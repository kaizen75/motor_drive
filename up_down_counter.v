==> flow/design.v <==
`timescale 1ns / 1ps
module center_aligned_PWM #(parameter WIDTH = 10)    
(
  input wire i_clk,
  input wire rst_n,
  output reg [WIDTH-1:0] value
);
  reg [WIDTH:0] counter;
  always @(posedge i_clk) 
  begin
    if (rst_n == 0)
        counter <= 'b0;
    else
        counter = counter + 1'b1;
    if (counter[WIDTH] == 1)         
      value = ~counter[WIDTH-1:0];
    else
      value =  counter[WIDTH-1:0];
  end
endmodule
# Step by step through the tools: center_aligned_PWM
# Tool output for the design above, in the order of the flow.
# Line numbers count from 1 in the design file above.
# Operators carry their Yosys type and port widths (W data, S select, Z words).
# Cell names lack the library's common part.
# The mark -- stands for no value.
# setup
design	center_aligned_PWM
clk_port	i_clk
lib	sky130hd
lib_corner	tt_025C_1v80

# Word-level counts
# Source: Yosys, flattened and elaborated, memories not mapped. Widths are those after wreduce; folded enables and synchronous resets count as part of the registers. Registers that Yosys merges into a memory's read port (data or address) are not register bits. Print and check cells do not count. Equal cells are merged and count once.
# classes
n_shift	0
div_mod_pow	0
cmp	0
logic	1
muxes	2
n_addsub	1
equal	0
mul	0
reduce_and_logical	0
# ops
cell	count
$add A11 B1 Y11 const B	1
$mux W11	1
$not A10 Y10	1
$mux W10	1
# word_totals
out_inout_bits	10
inputBits	2
reg_bits	21
word_cells	6
memories	0
latchBits	0
ramBits	0
mem_bits_ro	0
clocked_rd_ports_x_width	0

# Longest topological paths
# Longest topological path by Yosys (ltp), each cell counted once; first at word level (registers and memories cut), then after technology mapping (sequential cells cut; the memories' decode and read muxes count).
# depth
depth_word	4
ABC_AREA	0
ltp_mapped	5

# Mapped cells and area
# Source: synth_stat.txt of the flow (Yosys; design flattened, memories mapped). It holds for the ABC_AREA given above (unset counts as 0); a run with the other value may have another netlist.
# mapped
flip_flops	21
seq_area_um2	420.4
area_um2	822.0
stdcells	72
# types
type	count
dfxtp_1	21
xor2_1	9
and2_1	5
xnor2_1	3
mux2_2	2
mux2i_4	1
nor4_4	1
nand2_1	5
nand3_4	1
o311ai_0	2
o41ai_1	2
a21boi_1	2
nand3_1	3
ha_1	1
nand2b_1	2
nor2b_1	2
or3_1	2
a21boi_2	1
# Other cell types: 5; their cells: 7.

# Timing after synthesis
# OpenSTA on the mapped netlist: ideal clock, no wires. The path of least setup slack (recovery checks aside). Input and output delay are each 20% of the period. Register names are those of the netlist, which keeps one name where synthesis merged equal registers.
# synth_timing
path_kind	reg2reg
startpoint	register counter[0]
endpoint	register value[2]
setup_ns	0.138
slack_ns	0.818
period_ns	2.41
n_path_buf	0
delay_ns	1.592
driving_pins	6
t_arrival_ns	1.454
period_less_setup_slack_ns	1.592
# "delay_ns" = arrival - input delay + setup time.
# "driving_pins" counts driving pins, that of a launching flip-flop among them; a cell with two outputs on the path counts twice.
# "period_less_setup_slack_ns" is the clock period less the worst setup slack; recovery checks do not enter. This is arithmetic on one report: input and output delays are still those of the set period (20% each).
# Between the ends stands the longest chain of elaborated cells between them, by number of cells; it is not shown to be the way that was timed. Of several equally long chains one is given.
# Each line given opens the expression or statement behind the cell; cells for indexed reads and writes are added by Yosys, which also makes memories of some case tables.
# synth_via
path_cell_list	dfxtp_1 -> ha_1 -> nand2_1 -> nor4_4 -> mux2i_4 -> xor2_1
elab_chain_cells	4
cells_between	4
cone_lines	4
cone_classes	add/sub: 1; mux: 2; logic: 1
# synth_rtl
element	line	text
from (decl)	8	reg [WIDTH:0] counter;
from (assign)	12	counter <= 'b0;
from (assign)	14	counter = counter + 1'b1;
$add A11 B1 Y11	14
$mux W11	11	if (rst_n == 0)
$not A10 Y10	16	value = ~counter[WIDTH-1:0];
$mux W10	15	if (counter[WIDTH] == 1)
to (assign)	16
to (assign)	18	value =  counter[WIDTH-1:0];
to (decl)	6	output reg [WIDTH-1:0] value

# Path in the finished layout
# Path of least setup slack in the final report of flow run 1 (OpenROAD, finished layout, wires in). Where an end is a register, its clock arrival counts in the times.
# layout_timing
path_kind	reg2reg
startpoint	register counter[1]
endpoint	register value[6]
setup_ns	0.06
n_path_buf	2
t_arrival_ns	1.87
slack_ns	-0.01
driving_pins	8
period_ns	1.61
# Between the ends stands the longest chain of elaborated cells between them, by number of cells; it is not shown to be the way that was timed. Of several equally long chains one is given.
# layout_via
path_cell_list	dfxtp_2 -> ha_4 -> nand2_4 -> nor4_4 -> buf_6 -> mux2i_4 -> buf_12 -> xor2_1
elab_chain_cells	4
cells_between	4
cone_lines	4
cone_classes	add/sub: 1; mux: 2; logic: 1
# layout_rtl
element	line	text
from (decl)	8	reg [WIDTH:0] counter;
from (assign)	12	counter <= 'b0;
from (assign)	14	counter = counter + 1'b1;
$add A11 B1 Y11	14
$mux W11	11	if (rst_n == 0)
$not A10 Y10	16	value = ~counter[WIDTH-1:0];
$mux W10	15	if (counter[WIDTH] == 1)
to (assign)	16
to (assign)	18	value =  counter[WIDTH-1:0];
to (decl)	6	output reg [WIDTH-1:0] value

# Measured results for center_aligned_PWM: 2 stored runs of the Yosys and OpenROAD flow on sky130hd. The settings differ; the order carries no meaning. The constraints put input and output delay at 20% of the set period each and load the outputs with 0.01 pF.
# "achieved_period_ns" is the run's clock period less its worst setup slack. It is reckoned from that one timing run; input and output delays stay at 20% of the period that was set.
# "worst_path_ns" is the time allowed to the run's worst setup path (the clock period less input and output delay, where it has them) less its slack. Clock arrival times count: a late capture clock shortens it, a late launch clock lengthens it.
# By "total_power_w" is meant OpenSTA's value without simulated activity: inputs other than the clock are taken to toggle once in ten clock periods, and the tool carries that through the logic.
# Among the settings, -- means not set for that run.
stored run	period_ns	CORE_UTILIZATION	CAP_MARGIN	CORE_MARGIN	SLEW_MARGIN	SETUP_SLACK_MARGIN	PLACE_DENSITY	CELL_PAD_IN_SITES_DETAIL_PLACEMENT	ABC_AREA	GPL_TIMING_DRIVEN	CTS_CLUSTER_SIZE	MIN_ROUTING_LAYER	synthArea_um2	total_power_w	setup_worst_slack_ns	stdcell_area_um2	tns_setup_ns	layout_utilization_frac	achieved_period_ns	fin_hold_ws_ns	dieArea_um2	worst_path_ns	path_kind
flow run 1	1.61	42	20	2	20	--	--	--	--	--	--	--	822.0	0.0008626	-0.014	1187.4	-0.044	0.624	1.624	0.520	2327.1	1.62	reg2reg
flow run 2	1.02	33	20	10	10	-0.06	0.48	0	1	0	45	met2	955.9	0.001399	-0.306	1370.1	-3.543	0.497	1.326	0.301	5449.4	1.33	reg2reg
